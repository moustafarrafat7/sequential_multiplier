==> flow/design.v <==
module Mux2_1
(
input [3:0]mux_in_a,
input [3:0]mux_in_b,
input mux_sel,
output reg[3:0]mux_out
);
always@(mux_in_a,mux_in_b,mux_sel)
begin
case(mux_sel)
1'b0 : mux_out=mux_in_a;
1'b1 : mux_out=mux_in_b;
default: mux_out=4'b0000;
endcase
end
endmodule
module Shifter
(
input [7:0]inp,
input [1:0]shift_cntrl ,
output reg [15:0] shift_out
);
always@(inp,shift_cntrl)
begin
case(shift_cntrl)
2'b00: shift_out=inp;
2'b01: shift_out=inp<<4;
2'b10: shift_out=inp<<8;
2'b11: shift_out=inp;
default: shift_out=16'bx;
endcase
end
endmodule
module adder_16
(
input [15:0]dataa,
input [15:0]datab,
output[15:0]sum
);
assign sum = dataa + datab;
endmodule
module counter
(
input clk,
input aclr_n,
output [1:0]count_out
);
reg [1:0]Q_next,Q_reg; 
always@(posedge clk,negedge aclr_n)
begin
Q_reg<=Q_reg;
if(!aclr_n)
Q_reg<=2'b00;
else
Q_reg<=Q_next;
end
always@(Q_reg)
begin
Q_next=Q_reg+(1'b1);
end
assign count_out=Q_reg;
endmodule
module mult4_4
(
input [3:0]data_a,
input [3:0]data_b,
output[7:0]product_
);
assign product_ = data_a * data_b;
endmodule
module mult_control
(
input clk,
input reset_a,
input start,
input [1:0]count,
output reg [1:0]input_sel,
output reg [1:0]shift_sel,
output reg [2:0]state_out,
output reg done,
output reg clk_ena,
output reg sclr_n
);
reg [2:0]state_reg,state_next;
localparam IDLE = 3'b000;
localparam LSB  = 3'b001;
localparam MID  = 3'b010;
localparam MSB  = 3'b011;
localparam CALC_DONE =3'b100 ;
localparam ERR  = 3'b101 ;
always@(posedge clk,negedge reset_a)
begin
if(!reset_a)
state_reg<=IDLE;
else
state_reg<=state_next;
end
always@(*)
begin
        input_sel = 2'b00;
        shift_sel = 2'b00;
        done =1'b0;
        clk_ena =1'b0;
        sclr_n = 1'b0;
        state_out=IDLE;
   case(state_reg)
   IDLE:
   begin
      state_out=IDLE;
       if(start==1'b1)
         begin
          state_next=LSB;
         input_sel=2'b00;
         shift_sel=2'b00;
         done=1'b0;
         clk_ena=1'b1;
         sclr_n=1'b0;
         end
        else
        begin
         state_next=IDLE;
         input_sel=2'b00;
         shift_sel=2'b00;
         done=1'b0;
         clk_ena=1'b0;
         sclr_n=1'b1;
       end
   end
LSB:
 begin
 state_out=LSB; 
    if( (start == 1'b0) && (count == 2'b00) )
     begin
        state_next=MID;
        input_sel=2'b00;
        shift_sel=2'b00;
        done=1'b0;
        clk_ena=1'b1;
        sclr_n=1'b1;
     end
    else
     begin
        state_next=ERR;
        input_sel=2'b00;
        shift_sel=2'b00;
        done=1'b0;
        clk_ena=1'b0;
        sclr_n=1'b1;
     end  
 end
MID:
begin
 state_out=MID;
  if( (start == 1'b0) && (count == 2'b01) )
   begin
        state_next=MID;
        input_sel=2'b01;
        shift_sel=2'b01;
        done=1'b0;
        clk_ena=1'b1;
        sclr_n=1'b1;
   end
  else if( (start == 1'b0) && (count == 2'b10) )
   begin
        state_next=MSB;
        input_sel=2'b10;
        shift_sel=2'b01;
        done=1'b0;
        clk_ena=1'b1;
        sclr_n=1'b1;     
   end 
  else
   begin
        state_next=ERR;
        input_sel=2'b00;
        shift_sel=2'b00;
        done=1'b0;
        clk_ena=1'b0;
        sclr_n=1'b1;  
   end
end
MSB:
begin 
 state_out=MSB; 
 if((start == 1'b0) && (count == 2'b11))
  begin
        state_next=CALC_DONE;
        input_sel=2'b11;
        shift_sel=2'b10;
        done=1'b0;
        clk_ena=1'b1;
        sclr_n=1'b1;
  end
 else
  begin
  	state_next=ERR;
        input_sel=2'b00;
        shift_sel=2'b00;
        done=1'b0;
        clk_ena=1'b0;
        sclr_n=1'b1;   
  end
end
CALC_DONE:
 begin
  state_out=CALC_DONE;
  if(start==1'b1)
   begin
 	state_next=ERR;
        input_sel=2'b00;
        shift_sel=2'b00;
        done=1'b0;
        clk_ena=1'b0;
        sclr_n=1'b1;
   end
  else
   begin
  	state_next=IDLE;
        input_sel=2'b00;
        shift_sel=2'b00;
        done=1'b1;
        clk_ena=1'b0;
        sclr_n=1'b1;  
   end
end
ERR:
 begin
 state_out=ERR;
 if(start == 1'b1)
  begin
        state_next=LSB;
        input_sel=2'b00;
        shift_sel=2'b00;
        done=1'b0;
        clk_ena=1'b1;
        sclr_n=1'b0;
  end
 else
  begin
	state_next=ERR;
        input_sel=2'b00;
        shift_sel=2'b00;
        done=1'b0;
        clk_ena=1'b0;
        sclr_n=1'b1;  
end 
end
default :
 begin
 state_next=state_reg;
 state_out=IDLE;
 end
endcase
end
endmodule
module mult_top
(
input [7:0] dataa,
input [7:0] datab,
input start,
input reset_a,
input clk,
output done_flag,
output [15:0] product8x8_out,
output seg_a,
output seg_b,
output seg_c,
output seg_d,
output seg_e,
output seg_f,
output seg_g
);
wire sclr_n,clk_ena;
wire [1:0]sel,shift,count;
wire [2:0]state_out;
wire [3:0]aout,bout;
wire [7:0]product;
wire [15:0]shift_out,sum;
Mux2_1 mux4_1(.mux_in_a(dataa[3:0]),.mux_in_b(dataa[7:4]),.mux_sel(sel[1]),.mux_out(aout));
mult4_4 mult4x4 (.data_a(aout),.data_b(bout),.product_(product));
Mux2_1 mux4_2(.mux_in_a(datab[3:0]),.mux_in_b(datab[7:4]),.mux_sel(sel[0]),.mux_out(bout));
Shifter shifter(.inp(product),.shift_cntrl(shift),.shift_out(shift_out));
adder_16 adder(.dataa(shift_out),.datab(product8x8_out),.sum(sum));
reg16 reg_16(.clk(clk),.sclr_n(sclr_n),.clk_ena(clk_ena),.datain(sum),.reg_out(product8x8_out));
counter counter_(.clk(clk),.aclr_n(~start),.count_out(count));
mult_control multiplier_control(.clk(clk),.reset_a(reset_a),.start(start),.count(count),
                                .input_sel(sel),.shift_sel(shift),.state_out(state_out),
         			.done(done_flag),.clk_ena(clk_ena),.sclr_n(sclr_n));
seven_segment_cntrl seven_seg(.inp(state_out),.seg_a(seg_a),.seg_b(seg_b),.seg_c(seg_c),
 			      .seg_d(seg_d),.seg_e(seg_e),.seg_f(seg_f),.seg_g(seg_g));
endmodule
module reg16
(
input clk,
input sclr_n,
input clk_ena,
input [15:0] datain,
output reg[15:0] reg_out
);
always@(posedge clk)
begin
if(clk_ena==1'b1&&sclr_n==1'b0)
reg_out<=16'b0;
else if(clk_ena==1'b1&&sclr_n==1'b1)
reg_out<=datain;
else 
reg_out<=reg_out;
end
endmodule
module seven_segment_cntrl
(
input [2:0]inp,
output seg_a,
output seg_b,
output seg_c,
output seg_d,
output seg_e,
output seg_f,
output seg_g
);
reg [6:0]seg;
always@(inp)
begin
case(inp)
3'b000:seg=7'b1111110;
3'b001:seg=7'b0110000;
3'b010:seg=7'b1101101;
3'b011:seg=7'b1111001;
default:seg=7'b1001111;
endcase
end
assign{seg_a,seg_b,seg_c,seg_d,seg_e,seg_f,seg_g}=seg;
endmodule
Tool chain data of mult_top
What the tools print for mult_top, step after step.
Line numbers count from 1 in the design file above.
Operators carry their Yosys type and port widths (W data, S select, Z words).
Cell names lack the library's common part.
{ "inputs": {"top": "mult_top", "clk_port": "clk", "lib": "sky130hd", "corner": "tt_025C_1v80"} }

Word-level counts
Counts by Yosys on the flattened word-level netlist (proc, flatten, opt, wreduce; memories kept). Register bits leave out memories and registers merged into their read ports (data or address). Print and check cells are left out.
{ "op_classes": {"equal": 14, "add_sub_neg": 2, "bitwise": 4, "reduce_logical": 14, "n_mul": 1, "muxes": 30} }
{ "ops": {"columns": ["operator", "n"], "rows": [
  ["$pmux W16 S3", 1],
  ["$mul A4 B4 Y8", 1],
  ["$pmux W7 S4", 1],
  ["$pmux W3 S6", 1],
  ["$add A16 B16 Y16", 1],
  ["$pmux W4 S2", 2],
  ["$pmux W3 S5", 1],
  ["$mux W3", 5],
  ["$eq A3 B2 Y1 const B", 4],
  ["$mux W1", 10],
  ["$mux W2", 5],
  ["$eq A2 B2 Y1 const B", 4],
  ["$pmux W2 S2", 2],
  ["$logic_and A1 B1 Y1", 6],
  ["$eq A3 B1 Y1 const B", 2],
  ["$eq A3 B3 Y1 const B", 2],
  ["$logic_not A3 Y1", 2],
  ["$reduce_bool A6 Y1", 1],
  ["$not A1 Y1", 4],
  ["$eq A2 B1 Y1 const B", 2],
  ["$logic_not A2 Y1", 2],
  ["$reduce_or A2 Y1", 2],
  ["$reduce_or A4 Y1", 1],
  ["$pmux W1 S4", 1],
  ["$add A2 B1 Y2 const B", 1],
  ["$pmux W1 S2", 1]
]} }
{ "bits": {"elab_cells": 68, "register_bits": 21} }

Longest topological paths
Yosys ltp: most cells in a row. Word level: on the elaborated netlist, between registers, memories and ports. Mapped: between sequential cells and ports; inverters and the memories' decode and read muxes count.
{ "depth": {"depth_word": 10, "ABC_AREA": 0, "mapped_depth": 23} }

Netlist
The flow's flattened synthesis, as Yosys stat reports it; memories are mapped. The netlist is that of the ABC_AREA named above (0 if unset); the other value can give another one.
{ "types": {"columns": ["cell_type", "n", "area_total_um2"], "rows": [
  ["ha_1", 33, 412.896],
  ["dfxtp_1", 16, 320.307],
  ["dfrtp_1", 7, 175.168],
  ["o21ai_0", 27, 135.13],
  ["nand2_1", 33, 123.869],
  ["a21oi_1", 21, 105.101],
  ["fa_1", 5, 100.096],
  ["mux2i_1", 10, 100.096],
  ["a22o_1", 9, 78.826],
  ["nor2_1", 21, 78.826],
  ["xnor2_1", 8, 70.067],
  ["xor2_1", 8, 70.067],
  ["inv_1", 18, 67.565],
  ["a21o_1", 6, 45.043],
  ["a31oi_4", 2, 42.541],
  ["and2_1", 6, 37.536],
  ["nor2b_1", 6, 37.536],
  ["dfstp_2", 1, 26.275]
]} }
Not listed: further types 26, cells in them 46.
{ "mapped": {"mapped_cells": 283, "yosys_area_um2": 2353.5, "ffs": 24, "seq_area_um2": 521.8, "buffers": 7} }
By module: a second synthesis without flattening, with its own total; a netlist apart from the flattened one above.
{ "unflattened": {"cells_unflattened": 310, "area_unflattened_um2": 2526.2} }
Rows give one instance, submodules left out.
{ "modules": {"columns": ["module", "cells", "mod_area_um2", "mod_seq_area_um2", "instances"], "rows": [
  ["adder_16", 98, 724.4, 0.0, 1],
  ["reg16", 69, 579.3, 320.3, 1],
  ["mult4_4", 51, 446.7, 0.0, 1],
  ["mult_control", 42, 366.6, 151.4, 1],
  ["Shifter", 29, 201.4, 0.0, 1],
  ["Mux2_1", 4, 45.0, 0.0, 2],
  ["counter", 4, 62.6, 50.0, 1],
  ["seven_segment_cntrl", 8, 51.3, 0.0, 1],
  ["mult_top", 1, 3.8, 0.0, 1]
]} }

Path before layout
Source: OpenSTA report_checks on the synthesized netlist (no wires, ideal clock, input and output delay 20% of the period each), path of least setup slack; recovery checks are left aside. Register names are those of the netlist, which keeps one name where synthesis merged equal registers.
{ "synth_path": {"path_kind": "input port to flip-flop", "startpoint": "input start", "endpoint": "register reg_16.reg_out[15]", "n_path_buf": 0, "input_delay_ns": 1.034, "required_time_ns": 5.033, "path_delay_ns": 4.451, "arrival_time_ns": 5.348, "setup_ns": 0.137, "stages": 18, "setup_slack_ns": -0.315, "launch_ns": 1.034, "period_ns": 5.17, "synth_period_reached_ns": 5.485} }
"path_delay_ns" is the arrival time less input delay plus setup time.
"stages": output pins that drive a net of the path, with the launching flip-flop's if there is one; two outputs of one cell count as two.
"synth_period_reached_ns" = period - worst setup slack (recovery checks aside). The figure is calculated, with input and output delays left at 20% of the set period.
Between the ends stands the longest chain of elaborated cells between them, by number of cells; it is not shown to be the way that was timed. Of several equally long chains one is given.
Each line given opens the expression or statement behind the cell; cells for indexed reads and writes are added by Yosys, which also makes memories of some case tables.
A register here has more assigning lines than the two given.
{ "synth_between": {"cell_sequence": "a21oi_1 > mux2i_1 > or2_2 > fa_1 > inv_1 > fa_1 > fa_1 > a21o_1 > a21oi_1 > xnor2_1 > a22o_1 > ha_1 > a21o_1 > a31oi_4 > o31ai_4 > a31oi_4 > mux2i_1 > o311ai_1", "elab_chain_cells": 10} }
{ "synth_lines": {"columns": ["item", "line_no", "rtl"], "rows": [
  ["start: declaration", 260, "input start,"],
  ["$not A1 Y1", 163, "else if( (start == 1'b0) && (count == 2'b10) )"],
  ["$logic_and A1 B1 Y1", 163, null],
  ["$mux W2", 163, null],
  ["$mux W2", 154, "if( (start == 1'b0) && (count == 2'b01) )"],
  ["$pmux W2 S2", 106, "case(state_reg)"],
  ["$not A1 Y1", 10, "case(mux_sel)"],
  ["$pmux W4 S2", 10, null],
  ["$mul A4 B4 Y8", 69, null],
  ["$pmux W16 S3", 25, "case(shift_cntrl)"],
  ["$add A16 B16 Y16", 40, "assign sum = dataa + datab;"],
  ["end: assignment", 305, "reg_out<=datain;"],
  ["end: assignment", 307, "reg_out<=reg_out;"],
  ["end: declaration", 298, "output reg[15:0] reg_out"]
]} }

Timing after layout
Path of least setup slack in the final report of record 1 (OpenROAD, finished layout, wires in). Where an end is a register, its clock arrival counts in the times.
{ "layout_path": {"path_kind": "flip-flop to flip-flop", "startpoint": "register counter_.Q_reg[1]", "endpoint": "register reg_16.reg_out[14]", "launch_ns": 0.27, "required_time_ns": 5.35, "period_ns": 5.21, "n_path_buf": 0, "setup_ns": 0.13, "setup_slack_ns": 0.04, "stages": 24, "arrival_time_ns": 5.31} }
Between the ends stands the longest chain of elaborated cells between them, by number of cells; it is not shown to be the way that was timed. Of several equally long chains one is given.
A register here has more assigning lines than the two given.
{ "layout_between": {"cell_sequence": "dfrtp_1 > inv_2 > ha_4 > nand3b_1 > a21oi_4 > mux2i_2 > or2_4 > fa_1 > inv_2 > fa_2 > ha_4 > a211oi_2 > o21bai_1 > a21oi_2 > xnor2_2 > a22o_1 > ha_4 > a21o_1 > a21oi_2 > o211ai_1 > a21o_1 > a31oi_2 > xor2_1 > o21ai_1", "elab_chain_cells": 10} }
{ "layout_lines": {"columns": ["item", "line_no", "rtl"], "rows": [
  ["start: declaration", 48, "reg [1:0]Q_next,Q_reg;"],
  ["start: assignment", 51, "Q_reg<=Q_reg;"],
  ["start: assignment", 55, "Q_reg<=Q_next;"],
  ["$eq A2 B2 Y1", 163, "else if( (start == 1'b0) && (count == 2'b10) )"],
  ["$logic_and A1 B1 Y1", 163, null],
  ["$mux W2", 163, null],
  ["$mux W2", 154, "if( (start == 1'b0) && (count == 2'b01) )"],
  ["$pmux W2 S2", 106, "case(state_reg)"],
  ["$not A1 Y1", 10, "case(mux_sel)"],
  ["$pmux W4 S2", 10, null],
  ["$mul A4 B4 Y8", 69, null],
  ["$pmux W16 S3", 25, "case(shift_cntrl)"],
  ["$add A16 B16 Y16", 40, "assign sum = dataa + datab;"],
  ["end: assignment", 305, "reg_out<=datain;"],
  ["end: assignment", 307, "reg_out<=reg_out;"],
  ["end: declaration", 298, "output reg[15:0] reg_out"]
]} }

mult_top through Yosys and OpenROAD on sky130hd: 2 stored runs, unordered, with their settings and measured results. The constraints put input and output delay at 20% of the set period each and load the outputs with 0.01 pF.
"achieved clock period (ns)" = clock period - worst setup slack. The figure is calculated, with input and output delays left at 20% of the set period.
"worst setup path time (ns)" is the time allowed to the run's worst setup path (the clock period less input and output delay, where it has them) less its slack. Clock arrival times count: a late capture clock shortens it, a late launch clock lengthens it.
By "finish__power__total" is meant OpenSTA's value without simulated activity: inputs other than the clock are taken to toggle once in ten clock periods, and the tool carries that through the logic.

settings of record 1
{
  "period_ns": 5.21,
  "CORE_UTILIZATION": 20,
  "SETUP_SLACK_MARGIN": 0.87,
  "PLACE_DENSITY_LB_ADDON": 0.04,
  "CORE_MARGIN": 3,
  "GPL_ROUTABILITY_DRIVEN": 0,
  "CTS_CLUSTER_SIZE": 72,
  "CTS_CLUSTER_DIAMETER": 282,
  "CAP_MARGIN": 40,
  "SLEW_MARGIN": 0,
  "MIN_ROUTING_LAYER": "met2"
}
report of record 1
yosys chip area after synthesis (um^2): 2353.5
finish__design__die__area: 13105.7
finish__design__instance__area__stdcell: 4046.4
finish__design__instance__utilization: 0.3622
finish__timing__setup__ws: 0.037
finish__timing__setup__tns: 0.000
finish__timing__hold__ws: 0.477
finish__power__total: 1.143e-03
achieved clock period (ns): 5.173
worst setup path time (ns): 5.17
worst setup path kind: flip-flop to flip-flop

settings of record 2
{
  "period_ns": 8.46,
  "CORE_UTILIZATION": 20,
  "SETUP_SLACK_MARGIN": 0.16,
  "TNS_END_PERCENT": 55,
  "GPL_ROUTABILITY_DRIVEN": 1,
  "CTS_CLUSTER_SIZE": 28,
  "CAP_MARGIN": 20,
  "SLEW_MARGIN": 15,
  "MIN_ROUTING_LAYER": "met1",
  "CORE_MARGIN": 2
}
report of record 2
yosys chip area after synthesis (um^2): 2353.5
finish__design__die__area: 12651.8
finish__design__instance__area__stdcell: 3017.9
finish__design__instance__utilization: 0.2632
finish__timing__setup__ws: 1.259
finish__timing__setup__tns: 0.000
finish__timing__hold__ws: 0.483
finish__power__total: 5.187e-04
achieved clock period (ns): 7.201
worst setup path time (ns): 5.51
worst setup path kind: input port to flip-flop
